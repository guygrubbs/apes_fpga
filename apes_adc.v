==> flow/design.v <==
`timescale 1 ns / 100 ps
module apes_adc ( clk, rst_n, regw_pls, 
  Lcla, Lcld, 
  Adc_sclk, Adc_din, Adc_dout, Adc_csn1, Adc_csn2,
  adccs_rg,  adc_int, sm_adc,
  val_adc0, val_adc1, val_adc2, val_adc3,
  val_adc4, val_adc5, val_adc6, val_adc7, adc_oshft_out
 );
input         clk;                    
input         rst_n;                   
input         regw_pls;                 
input  [ 8:0] Lcla;                     
input  [31:0] Lcld;                     
output        Adc_sclk;                 
output        Adc_din;                  
output        Adc_csn1;                  
output        Adc_csn2;
input         Adc_dout;                 
output [ 1:0] sm_adc;
output [31:0] adccs_rg;                 
output [11:0] val_adc0;                 
output [11:0] val_adc1;                 
output [11:0] val_adc2;                 
output [11:0] val_adc3;                 
output [11:0] val_adc4;                 
output [11:0] val_adc5;                 
output [11:0] val_adc6;                 
output [11:0] val_adc7;                 
output [ 3:0] adc_oshft_out;
output        adc_int;                  
integer       i;              
reg    [ 1:0] cnt_dclk,       
              sm_adc;         
reg           sm_ctrl,        
              conv_en,        
              adc_en,         
              adc_ien,        
              adc_int,        
              adc_csn;        
reg    [ 3:0] adc_oshft;      
reg    [ 3:0] adc_oshft_temp;
reg    [11:0] adc_ishft;      
reg    [ 3:0] cnt_shft;       
reg    [ 5:0] cnt_amux;       
reg    [11:0] adc_aray[7:0]; 
reg    [15:0] cnt_wait,       
              wtcnt_rld;      
always @(posedge clk or negedge rst_n) 
 if (!rst_n) begin
  cnt_dclk  <= 2'b00;                               
  sm_adc    <= 2'b00;
  sm_ctrl   <= 1'b0;
  adc_oshft <= 4'b0;
  adc_oshft_temp <= 4'b0;
  adc_ishft <= 12'b0;
  cnt_shft  <= 4'h0;
  conv_en   <= 1'b0;
  adc_en    <= 1'b0;
  cnt_amux  <= 6'b0;
  adc_ien   <= 1'b0;
  adc_int   <= 1'b0;
  adc_csn   <= 1'b1;
  for (i=0;i<8;i=i+1)     
    adc_aray[i] <= 12'h000;
  cnt_wait  <= 16'h0;
  wtcnt_rld <= 16'hFFF;
end 
else 
begin                                   
  cnt_dclk <= cnt_dclk + 1'b1;                       
  if (regw_pls  && Lcla==9'h01C) begin             
    adc_en   <= Lcld[16];                         
    adc_ien  <= Lcld[23];                         
    wtcnt_rld<= Lcld[15:0];                       
  end
  if (sm_adc==2'b10 && cnt_amux==6'h7)              
    adc_int  <= 1'b1;                                
  else if (regw_pls && Lcla==9'h01C &&            
           Lcld[31])                              
    adc_int  <= 1'b0;                                
  case (sm_ctrl)                                  
    1'b0: begin                                      
      cnt_wait  <= wtcnt_rld;                     
      if (adc_en) begin                           
        conv_en <= 1'b1;                             
        sm_ctrl <= 1'b1;                             
      end
    end
    1'b1: begin                                      
      if ((sm_adc==2'b11) && &cnt_shft) begin        
        conv_en <= 1'b0;                             
      end
      if (~conv_en)                               
        cnt_wait <= cnt_wait - 1'b1;                 
      sm_ctrl <= |cnt_wait;                       
    end
  endcase
  case (sm_adc)                                   
    2'b00: begin                                     
      if (conv_en && (cnt_dclk==2'b11)) begin    
        cnt_shft <= cnt_shft + 1'b1;                 
        sm_adc[0] <= 1'b1;                           
        adc_csn   <= 1'b0;                           
      end else
        adc_csn   <= 1'b1;                           
    end
    2'b01: begin                                     
      if (cnt_dclk==2'b11) begin                     
        cnt_shft <= cnt_shft + 1'b1;                 
        adc_oshft <= adc_oshft_temp;             
        sm_adc[1] <= 1'b1;                           
      end
    end
    2'b11: begin                                     
      if (cnt_dclk==2'b01) begin                     
        adc_ishft <= {adc_ishft[10:0], Adc_dout};  
      end else if (cnt_dclk==2'b11) begin            
        cnt_shft <= cnt_shft + 1'b1;                 
        adc_oshft <= {adc_oshft[ 2:0], 1'b0};        
        if (&cnt_shft)                            
          sm_adc[0] <= 1'b0;                         
      end
    end
    2'b10: begin                                     
      if (cnt_dclk==2'b01) begin                     
        adc_ishft <= {adc_ishft[10:0], Adc_dout};  
      end else if (cnt_dclk==2'b11) begin            
        cnt_shft <= cnt_shft + 1'b1;                 
        adc_aray[cnt_amux] <= adc_ishft;         
        if (cnt_amux<6'h7)   begin                    
          cnt_amux <= cnt_amux + 1'b1;               
          adc_oshft_temp <=  adc_oshft_temp + 1'b1;   
        end else  begin                                    
          cnt_amux <= 6'h00;                      
          adc_oshft_temp <= 4'b0000;
        end
        if (conv_en)
          sm_adc    <= 2'b01;                        
        else begin
          sm_adc[1] <= 1'b0;                         
          cnt_shft <= 4'h0;                         
        end
      end
    end
  endcase
end
assign
  adccs_rg   = {adc_int, 1'b0, cnt_amux,          
              adc_ien, 3'b000, 3'b000, adc_en, wtcnt_rld},
  val_adc0  = adc_aray[0],                              
  val_adc1  = adc_aray[1],                              
  val_adc2  = adc_aray[2],                              
  val_adc3  = adc_aray[3],                              
  val_adc4  = adc_aray[4],                              
  val_adc5  = adc_aray[5],                              
  val_adc6  = adc_aray[6],                              
  val_adc7  = adc_aray[7];                              
assign #10
  Adc_sclk         = cnt_dclk[1],                
  Adc_din          = adc_oshft[3],               
  Adc_csn1         = ~cnt_amux[3] ? adc_csn : 1'b1,  
  Adc_csn2         = 1'b1, 
  adc_oshft_out    = adc_oshft; 
endmodule
## Tool chain data of apes_adc

The steps from the RTL of apes_adc to its reports follow in flow order.
Lines are those of the file above, counted from 1.
Operators: Yosys type, input widths -> output width; for muxes data width and select width s.
Cell names lack the library's common part.
A cell with - has no value.

- Top: apes_adc
- Clock: clk
- Library: sky130hd
- Library corner: tt_025C_1v80

## Elaborated design

Yosys after proc, flatten, opt, wreduce and memory -nomap, before mapping. Print and check cells are not counted.

- Input port bits: 45
- Register bits after elaboration: 168
- Output and inout bits: 139
- Cells after elaboration: 127

- Reductions and logical operators: 31
- Mux-type cells: 38
- Order comparisons: 1
- Bitwise operators: 2
- Add/subtract/negate cells: 5
- Equal/unequal tests: 26

Operators by type and width:

| operator | number |
|---|---|
| $reduce_and 4->1 | 11 |
| $mux 4 | 10 |
| $pmux 16 s2 | 1 |
| $mux 12 | 2 |
| $ne 2x2->1 const B | 10 |
| $mux 1 | 17 |
| $sub 16x1->16 const B | 1 |
| $reduce_or 16->1 | 1 |
| $pmux 4 s4 | 1 |
| $mux 16 | 1 |
| $eq 3x3->1 const B | 4 |
| $eq 9x5->1 const B | 1 |
| $reduce_bool 2->1 | 4 |
| $add 4x1->4 const B | 2 |
| $reduce_and 8->1 | 1 |
| $pmux 4 s2 | 1 |
| $eq 2x2->1 const B | 3 |
| $eq 3x2->1 const B | 2 |
| $add 6x1->6 const B | 1 |
| $lt 6x3->1 const B | 1 |
| $eq 6x3->1 const B | 1 |
| $mux 6 | 1 |
| $pmux 1 s2 | 3 |
| $logic_and 1x1->1 | 5 |
| $reduce_and 5->1 | 1 |
| $eq 2x1->1 const B | 2 |
| $ne 2x1->1 const B | 2 |
| $reduce_and 2->1 | 2 |

Not listed: further kinds 10, cells in them 11.

## Logic depth

Longest topological path by Yosys (ltp), each cell counted once; first at word level (registers and memories cut), then after technology mapping (sequential cells cut; the memories' decode and read muxes count).

- Depth in word-level cells: 5
- ABC_AREA: 0
- Gate-level depth with buffers: 7
- Depth with buffers taken out: 6

## Synthesis result

Source: synth_stat.txt of the flow (Yosys; design flattened, memories mapped). It holds for the ABC_AREA given above (unset counts as 0); a run with the other value may have another netlist.
The area totals of this step are shown rounded.

Cell types:

| cell type | number | area in all (um^2) |
|---|---|---|
| dfrtp_1 | 155 | 3878.72 |
| mux2_2 | 74 | 833.299 |
| mux2_1 | 53 | 596.822 |
| dfstp_2 | 13 | 341.578 |
| ha_1 | 12 | 150.144 |
| buf_4 | 13 | 97.594 |
| nand2_1 | 26 | 97.594 |
| a21oi_1 | 19 | 95.091 |
| o21ai_0 | 19 | 95.091 |
| nor2_1 | 25 | 93.84 |
| xor2_1 | 9 | 78.826 |
| buf_2 | 11 | 55.053 |
| nand3_1 | 11 | 55.053 |
| buf_1 | 13 | 48.797 |
| xnor2_1 | 5 | 43.792 |
| inv_1 | 10 | 37.536 |
| mux2i_1 | 3 | 30.029 |
| clkbuf_1 | 7 | 26.275 |

Other cell types: 31; their cells: 50.

- Cell count: 528
- Buffer cells: 44
- Area of sequential cells: 0.00422 mm^2
- Flip-flops: 168
- Synthesis area: 0.007053 mm^2

## Path before layout

OpenSTA on the mapped netlist: ideal clock, no wires. The path of least setup slack (recovery checks aside). Input and output delay are each 20% of the period. Register names are those of the netlist, which keeps one name where synthesis merged equal registers.

- Path type: flip-flop to flip-flop
- Start point: reg cnt_dclk[1]
- End point: reg adc_aray[6][10]
- Setup slack: 674 ps
- Launch time at the first pin: 0 ps
- Clock period: 2580 ps
- Arrival: 1778 ps
- Stages on the path: 8
- Library setup time: 128 ps
- Data required time: 2452 ps
- Delay of the path: 1906 ps
- Buffers on the path: 2
- Synthesis period reached: 1906 ps

"delay of the path" = arrival - input delay + setup time.
"stages on the path" counts driving pins, that of a launching flip-flop among them; a cell with two outputs on the path counts twice.
"synthesis period reached" = period - worst setup slack (recovery checks aside). The figure is calculated, with input and output delays left at 20% of the set period.
Between the ends stands the longest chain of elaborated cells between them, by number of cells; it is not shown to be the way that was timed. Of several equally long chains one is given.
Each line given opens the expression or statement behind the cell; cells for indexed reads and writes are added by Yosys, which also makes memories of some case tables.

- Cells stage by stage: dfrtp_1 inv_1 ha_1 and4bb_1 buf_4 nand3_1 buf_2 mux2_1
- Cells in the longest elaborated chain: 3
- Elaborated cells between the ends (all ways): 4
- Classes of those cells: eq/ne: 2; logic: 1; reduce/logical: 1

Ends and longest elaborated chain, post-synthesis:

| item | line | RTL |
|---|---|---|
| from (decl) | 32 | `reg    [ 1:0] cnt_dclk,` |
| from (assign) | 50 | `cnt_dclk  <= 2'b00;` |
| from (assign) | 70 | `cnt_dclk <= cnt_dclk + 1'b1;` |
| $eq 2x1->1 | 125 | `if (cnt_dclk==2'b01) begin` |
| $not 1->1 | - |  |
| $reduce_and 4->1 | - |  |
| to (assign) | 64 | `adc_aray[i] <= 12'h000;` |
| to (assign) | 129 | `adc_aray[cnt_amux] <= adc_ishft;` |
| to (decl) | 45 | `reg    [11:0] adc_aray[7:0];` |

## Timing after layout

From the final timing report of flow run 1: the path of least setup slack in the routed layout; clock arrival at registers is part of the times.
The path's times are printed in steps of 10 ps; the period is the one set.

- Path type: flip-flop to output port
- Start point: reg cnt_amux[3]
- End point: out Adc_csn1
- Clock period: 2400 ps
- Setup slack: 200 ps
- Data required time: 1920 ps
- Arrival: 1720 ps
- Stages on the path: 3
- Buffers on the path: 1
- Launch time at the first pin: 430 ps
- External output delay: 480 ps

Between the ends stands the longest chain of elaborated cells between them, by number of cells; it is not shown to be the way that was timed. Of several equally long chains one is given.
A register here has more assigning lines than the two given.

- Cells stage by stage: dfrtp_1 or2_2 clkdlybuf4s50_1
- Cells in the longest elaborated chain: 1
- Elaborated cells between the ends (all ways): 1
- RTL lines with such cells: 1
- Classes of those cells: mux: 1

Ends and longest elaborated chain, after layout:

| item | line | RTL |
|---|---|---|
| from (decl) | 44 | `reg    [ 5:0] cnt_amux;` |
| from (assign) | 59 | `cnt_amux  <= 6'b0;` |
| from (assign) | 131 | `cnt_amux <= cnt_amux + 1'b1;` |
| $mux 1 | 161 | `Adc_csn1         = ~cnt_amux[3] ? adc_csn : 1'b1,` |
| to (decl) | 16 | `output        Adc_csn1;` |

## Implementation results

Stored flow runs of apes_adc (2 of them; Yosys, OpenROAD, sky130hd). They differ in their settings and are not a sequence. Constraints: input delay and output delay 20% of the set period each, output load 0.01 pF.
By "achieved clock period" is meant the clock period of the run minus its worst setup slack. This is arithmetic on one report: input and output delays are still those of the set period (20% each).
"critical setup path time": the worst setup path's part of the clock period (all of it between registers, 20% less for each end at a port) less its slack. A launch clock that arrives late makes it longer, a capture clock that arrives late makes it shorter.
"total power of the final layout" rests on the timing tool's default activity at the inputs, not on a simulated workload.
"critical setup path time" is known to 10 ps.
Results are given in rounded form.

### Flow run 1

Settings: `period_ns=2.4`, `CORE_UTILIZATION=52`, `SETUP_SLACK_MARGIN=-0.03`, `PLACE_DENSITY_LB_ADDON=0.28`, `CORE_MARGIN=10`, `ABC_AREA=0`, `GPL_TIMING_DRIVEN=1`, `CTS_CLUSTER_SIZE=97`, `CTS_CLUSTER_DIAMETER=320`, `CAP_MARGIN=20`, `SLEW_MARGIN=20`

- Total power of the final layout: 8.191 mW
- Total die area: 0.01862 mm^2
- Worst slack on setup checks: 196 ps
- Cell area after synthesis: 0.007053 mm^2
- Sum of negative setup slack: 0 ps
- Achieved clock period: 2204 ps
- Std-cell area (final layout): 0.00953 mm^2
- Post-layout utilization: 72.0 %
- Critical setup path time: 1720 ps
- Kind of the worst setup path: flip-flop to output port

### Flow run 2

Settings: `period_ns=2.41`, `SETUP_SLACK_MARGIN=-0.21`, `CAP_MARGIN=20`, `CORE_MARGIN=2`, `CORE_UTILIZATION=40`, `SLEW_MARGIN=20`

- Total power of the final layout: 7.518 mW
- Total die area: 0.01871 mm^2
- Worst slack on setup checks: 246 ps
- Cell area after synthesis: 0.007053 mm^2
- Sum of negative setup slack: 0 ps
- Achieved clock period: 2164 ps
- Std-cell area (final layout): 0.009412 mm^2
- Post-layout utilization: 54.4 %
- Critical setup path time: 1680 ps
- Kind of the worst setup path: flip-flop to output port
